==> flow/design.v <==
`timescale 1ns / 1ps
module text_lcd(
		input clk,
		input rst,
		input new_data,
		output lcd_rs,
		output lcd_rw,
		output lcd_en,
		output reg [7:0] lcd_data
    );
localparam [3:0]
	ini_1 = 4'b0000,
	ini_2 = 4'b0001,
	ini_3 = 4'b0010,
	ini_4 = 4'b0011,
	ini_5 = 4'b0100,
	ini_6 = 4'b0101,
	ini_7 = 4'b0110,
	ini_8 = 4'b0111,
	write = 4'b1000,
	idle  = 4'b1001;
localparam [1:0]
	state_idle       = 2'b00,
	state_pre_delay  = 2'b01,
	state_delay      = 2'b10,
	state_post_delay = 2'b11;
reg [3:0] state_reg, state_next;
reg [1:0] write_state_reg, write_state_next = 0;
reg [10:0] slow_reg = 0;  
reg rs_reg = 0;
reg en_reg = 0;
reg start_write = 0;   
reg start_write_2 = 0;
reg [7:0] write_data = 0;
reg [255:0] chars = 255'h2173746975637269436c6c6154;  
reg [10:0] ini_1_reg = 0;
reg [6:0]  ini_2_reg = 0;
reg [1:0]  ini_3_reg = 0;
reg        ini_4_reg = 0;
reg        ini_5_reg = 0;
reg        ini_6_reg = 0;
reg [5:0]  ini_7_reg = 0;
reg        ini_8_reg = 0;
reg [1:0] pre_delay = 0;   
reg [3:0] delay = 0;       
reg  post_delay = 0;       
reg [7:0] write_counter = 0;
reg did_write = 0;
assign lcd_rs = rs_reg;
assign lcd_rw = 0;  
assign lcd_en = en_reg;
always @(posedge clk, posedge rst) begin
	if (rst) begin
		state_reg <= 0;
		write_state_reg = 0;
	end
	else begin
		state_reg <= state_next;
		write_state_reg = write_state_next;
	end
end
always @(posedge clk) begin
		write_state_next = write_state_reg;
		if(start_write == 0)
			lcd_data <= 0;
		case(write_state_reg)
			state_idle:
				if(start_write == 1 && start_write_2 == 0) begin
					write_state_next = state_pre_delay;
				end
			state_pre_delay:
				if(pre_delay == 3)
					write_state_next = state_delay;
				else begin
					pre_delay <= pre_delay + 1;
					lcd_data <= write_data;
				end
			state_delay:
				if(delay == 15) begin
					write_state_next = state_post_delay;
					en_reg <= 0;
				end
				else begin
					delay <= delay + 1;
					en_reg <= 1;
				end
			state_post_delay:
				if(post_delay == 1) begin
					write_state_next = state_idle;
					pre_delay <= 0;
					delay <= 0;
					post_delay <= 0;
				end
				else begin
					post_delay <= 1;
				end
			default:
				write_state_next = idle;
		endcase
		start_write_2 <= start_write;
end
always @(posedge clk) begin
	if(slow_reg == 0) begin
		start_write <= 0;   
		state_next = state_reg;  
		case (state_reg)
			ini_1:
				if(ini_1_reg == 2047) begin
					state_next = ini_2;
					did_write = 0;
				end
				else begin
					ini_1_reg <= ini_1_reg + 1;
					rs_reg = 0;
					write_data = 0;
					if(did_write == 0) begin
						start_write <= 1;
						did_write = 1;
					end
				end
			ini_2:
				if(ini_2_reg == 127) begin
					state_next = ini_3;
					did_write = 0;
				end
				else begin
					ini_2_reg <= ini_2_reg + 1;
					rs_reg = 0;
					write_data = 8'h38;
					if(did_write == 0) begin
						start_write <= 1;
						did_write = 1;
					end
				end
			ini_3:
				if(ini_3_reg == 3) begin
					state_next = ini_4;
					did_write = 0;
				end
				else begin
					ini_3_reg <= ini_3_reg + 1;
					rs_reg = 0;
					write_data = 8'h38;
					if(did_write == 0) begin
						start_write <= 1;
						did_write = 1;
					end
				end
			ini_4:
				if(ini_4_reg == 1) begin
					state_next = ini_5;
					did_write = 0;
				end
				else begin
					ini_4_reg = 1;
					rs_reg = 0;
					write_data = 8'h38;
					if(did_write == 0) begin
						start_write <= 1;
						did_write = 1;
					end
				end
			ini_5:
				if(ini_5_reg == 1) begin
					state_next = ini_6;
					did_write = 0;
				end
				else begin
					ini_5_reg = 1;
					rs_reg = 0;
					write_data = 8'h38;
					if(did_write == 0) begin
						start_write <= 1;
						did_write = 1;
					end
				end
			ini_6:
				if(ini_6_reg == 1) begin
					state_next = ini_7;
					did_write = 0;
				end
				else begin
					ini_6_reg = 1;
					rs_reg = 0;
					write_data = 8'h0f;
					if(did_write == 0) begin
						start_write <= 1;
						did_write = 1;
					end
				end
			ini_7:
				if(ini_7_reg == 63) begin
					state_next = ini_8;
					did_write = 0;
				end
				else begin
					ini_7_reg <= ini_7_reg + 1;
					rs_reg = 0;
					write_data = 8'h01;
					if(did_write == 0) begin
						start_write <= 1;
						did_write = 1;
					end
				end
			ini_8:
				if(ini_8_reg == 1) begin
					state_next = write;
					did_write = 0;
				end
				else begin
					ini_8_reg = 1;
					rs_reg = 0;
					write_data = 8'h06;
					if(did_write == 0) begin
						start_write <= 1;
						did_write = 1;
					end
				end
			write:
				if(write_counter == 104) begin
					state_next = idle;
				end
				else begin
					if(did_write == 1) begin
						write_counter <= write_counter + 8;
						rs_reg = 1;
						write_data = chars[write_counter +: 8];
						start_write <= 1;
					end
					did_write = !did_write;
				end
			idle:
				if(new_data) begin
					write_counter <= 0;
					state_next = write;
					did_write = 0;
				end
			default: state_next = ini_1;  
		endcase
	end
	slow_reg <= slow_reg + 1;
end
endmodule
[Step by step through the tools: text_lcd]
What the tools print for text_lcd, step after step.
Lines are those of the file above, counted from 1.
Operators: Yosys type, input widths -> output width; for muxes data width and select width s.
Cell names lack the library's common part.
Not given: n/a
Set-up
  top: text_lcd
  clock: clk
  cell library: sky130hd
  library corner: tt_025C_1v80

[Word level]
Yosys after proc, flatten, opt, wreduce and memory -nomap, before mapping. Memory bits, and registers merged into a memory's read port (data or address), are not among the register bits. Print and check cells are not counted. Equal cells are merged and count once.
Storage and ports
  input bits: 3
  output and inout port bits: 11
  bits in registers: 89
  elaborated cells: 170
Cells by class
  equality and inequality tests: 33
  bitwise operators: 5
  shift-type cells: 1
  multiplexer cells: 76
  reduce/logical cells: 23
  add/sub/neg operators: 8
Operator list (count)
  $shiftx 256x9->8 const A: 1
  $mux 8: 16
  $pmux 8 s9: 1
  $mux 4: 12
  $pmux 4 s10: 1
  $mux 1: 33
  $ne 2x2->1 const B: 14
  $add 11x1->11 const B: 2
  $reduce_and 3->1: 6
  $pmux 1 s9: 2
  $eq 4x3->1 const B: 4
  $pmux 8 s2: 1
  $reduce_and 12->1: 1
  $eq 4x4->1 const B: 3
  $mux 2: 6
  $eq 11x11->1 const B: 1
  $logic_not 11->1: 1
  $reduce_bool 10->1: 1
  $pmux 1 s10: 1
  $reduce_bool 9->1: 1
  $eq 2x2->1 const B: 4
  $reduce_and 2->1: 4
  $eq 4x2->1 const B: 2
  $add 8x4->8 const B: 1
  $eq 8x7->1 const B: 1
  $pmux 4 s2: 1
  $pmux 2 s4: 1
  $add 7x1->7 const B: 1
Other operator kinds: 16; their cells: 23.

[Logic depth]
Longest topological path by Yosys (ltp), each cell counted once; first at word level (registers and memories cut), then after technology mapping (sequential cells cut; the memories' decode and read muxes count).
Logic depth
  word-level depth: 4
  ABC_AREA: 1
  gate-level depth with buffers: 10

[Netlist]
Yosys stat after the flow's synthesis: flattened, memories mapped to cells. It holds for the ABC_AREA given above (unset counts as 0); a run with the other value may have another netlist.
Cells by type (count)
  edfxtp_1: 57
  dfxtp_1: 22
  nand2_1: 71
  nor2_1: 60
  ha_1: 16
  inv_1: 53
  nand3_1: 35
  dfrtp_1: 6
  xor2_1: 16
  o21ai_0: 27
  xnor2_1: 7
  nand4_1: 8
  nor2_4: 4
  a21oi_1: 6
  nor3_1: 5
  nand3b_1: 3
  inv_2: 5
  a31oi_1: 2
Not listed: further types 15, cells in them 17.
Synthesis totals
  buffer cells: 4
  standard cells after synthesis: 420
  synthesis area: 4013.8 um2
  flip-flop cells: 85
  sequential part of the area: 2302.2 um2

[Timing after synthesis]
OpenSTA on the mapped netlist: ideal clock, no wires. The path of least setup slack (recovery checks aside). Input and output delay are each 20% of the period. Register names are those of the netlist, which keeps one name where synthesis merged equal registers.
Path post-synthesis
  path type: register -> register
  start point: register ini_1_reg[0]
  end point: register ini_1_reg[0]
  setup time: 0.378 ns
  setup slack: 0.294 ns
  path buffers: 0
  delay of the path: 1.846 ns
  clock period: 2.14 ns
  data arrival time: 1.468 ns
  time at the first pin: 0.000 ns
  stages: 7
  synthesis period reached: 1.846 ns
"delay of the path" = arrival - input delay + setup time.
"stages" counts driving pins, that of a launching flip-flop among them; a cell with two outputs on the path counts twice.
"synthesis period reached" is the clock period less the worst setup slack; recovery checks do not enter. This is arithmetic on one report: input and output delays are still those of the set period (20% each).
The rows between start and end are the longest chain of elaborated cells between them; the timing report does not say that the signal goes this way. Where chains are equally long, one stands for them.
A line is the first line of the expression or statement that the cell stems from. Yosys adds cells for indexed reads and writes and turns some case tables into memories.
The path ends at the enable pin of a flip-flop; only ways to that pin are counted.
Between the ends, post-synthesis
  path through: edfxtp_1 ha_1 nand3_1 nor2_1 nand4_1 nand2_1 nor2_1
  cells in the longest elaborated chain: 3
  elaborated cells between the ends (all ways): 3
  classes of those cells: eq/ne: 1; logic: 1; reduce/logical: 1
Ends and longest elaborated chain, post-synthesis
  from (decl): line 36  | reg [10:0] ini_1_reg = 0;
  from (assign): line 113  | ini_1_reg <= ini_1_reg + 1;
  $eq 11x11->1: line 108  | if(ini_1_reg == 2047) begin
  $not 1->1
  $reduce_and 3->1
  to (assign): line 113
  to (decl): line 36

[Worst path after layout]
From the final timing report of run 1: the path of least setup slack in the routed layout; clock arrival at registers is part of the times.
Path after layout
  path type: register -> register
  start point: register state_reg[3]
  end point: register ini_1_reg[1]
  setup time: 0.37 ns
  setup slack: 1.20 ns
  data arrival time: 2.14 ns
  path buffers: 0
  time at the first pin: 0.33 ns
  stages: 6
  clock period: 3.39 ns
The rows between start and end are the longest chain of elaborated cells between them; the timing report does not say that the signal goes this way. Where chains are equally long, one stands for them.
Between the ends, after layout
  path through: dfrtp_1 nor2_1 nand2_1 inv_1 nand2_1 nor2_1
  cells in the longest elaborated chain: 2
  elaborated cells between the ends (all ways): 2
  classes of those cells: reduce/logical: 2
Ends and longest elaborated chain, after layout
  from (decl): line 27  | reg [3:0] state_reg, state_next;
  from (assign): line 54  | state_reg <= 0;
  from (assign): line 58  | state_reg <= state_next;
  $logic_not 4->1: line 106  | case (state_reg)
  $reduce_and 3->1
  to (assign): line 113  | ini_1_reg <= ini_1_reg + 1;
  to (decl): line 36  | reg [10:0] ini_1_reg = 0;

Wiki page: text_lcd / flow data

Below are 2 stored runs of the flow (Yosys, OpenROAD; platform sky130hd) on text_lcd, each with its settings and what was measured, unordered. Constraints: input delay and output delay 20% of the set period each, output load 0.01 pF.
"worst setup path time (ns)" = time allowed to the worst setup path (clock period - input delay - output delay, where it has them) - its slack; a late launch clock adds to it, a late capture clock takes from it.
"finish__power__total" is the tool's figure for a default switching activity; nothing was simulated.

Flow files of run 1
==> flow/run.sh <==
#!/bin/bash
# the make line also repeats the synthesis and layout settings of config.mk as NAME=value (left out here)
make -C /OpenROAD-flow-scripts/flow DESIGN_CONFIG=/design/flow/config.mk WORK_HOME=/design/flow/orfs CLKGATE_MAP_FILE= finish
==> flow/config.mk <==
export PLATFORM = sky130hd
export DESIGN_NAME = text_lcd
export DESIGN_NICKNAME = text_lcd
export VERILOG_FILES = /design/flow/design.v
export SDC_FILE = /design/flow/constraint.sdc
export NUM_CORES = 4
export LEC_CHECK = 0
export ABC_AREA = 1
export CAP_MARGIN = 20
export CELL_PAD_IN_SITES_GLOBAL_PLACEMENT = 3
export CORE_ASPECT_RATIO = 1.57
export CORE_MARGIN = 2
export CORE_UTILIZATION = 37
export GPL_ROUTABILITY_DRIVEN = 1
export MAX_ROUTING_LAYER = met4
export MIN_ROUTING_LAYER = met1
export PLACE_DENSITY_LB_ADDON = 0.07
export SETUP_SLACK_MARGIN = 0.25
export SLEW_MARGIN = 20
export TNS_END_PERCENT = 40
==> flow/constraint.sdc <==
create_clock -name core_clock -period 3.39 [get_ports {clk}]
set_input_delay 0.6780 -clock core_clock [delete_from_list [all_inputs] [get_ports {clk}]]
set_output_delay 0.6780 -clock core_clock [all_outputs]
set_load 0.01 [all_outputs]

report of run 1
yosys chip area after synthesis (um^2): 4013.8
finish__design__die__area: 11718.7
finish__design__instance__utilization: 0.4358
finish__timing__setup__ws: 1.204
finish__timing__hold__ws: 0.329
finish__power__total: 2.205e-03
worst setup path time (ns): 2.19
worst setup path kind: register -> register

Flow files of run 2
==> flow/run.sh <==
#!/bin/bash
# the make line also repeats the synthesis and layout settings of config.mk as NAME=value (left out here)
make -C /OpenROAD-flow-scripts/flow DESIGN_CONFIG=/design/flow/config.mk WORK_HOME=/design/flow/orfs CLKGATE_MAP_FILE= finish
==> flow/config.mk <==
export PLATFORM = sky130hd
export DESIGN_NAME = text_lcd
export DESIGN_NICKNAME = text_lcd
export VERILOG_FILES = /design/flow/design.v
export SDC_FILE = /design/flow/constraint.sdc
export NUM_CORES = 4
export LEC_CHECK = 0
export CAP_MARGIN = 20
export CORE_MARGIN = 2
export CORE_UTILIZATION = 40
export SLEW_MARGIN = 20
==> flow/constraint.sdc <==
create_clock -name core_clock -period 1.27 [get_ports {clk}]
set_input_delay 0.2540 -clock core_clock [delete_from_list [all_inputs] [get_ports {clk}]]
set_output_delay 0.2540 -clock core_clock [all_outputs]
set_load 0.01 [all_outputs]

report of run 2
yosys chip area after synthesis (um^2): 3980.1
finish__design__die__area: 10764.1
finish__design__instance__utilization: 0.6328
finish__timing__setup__ws: -0.546
finish__timing__hold__ws: 0.122
finish__power__total: 4.811e-03
worst setup path time (ns): 1.82
worst setup path kind: register -> register
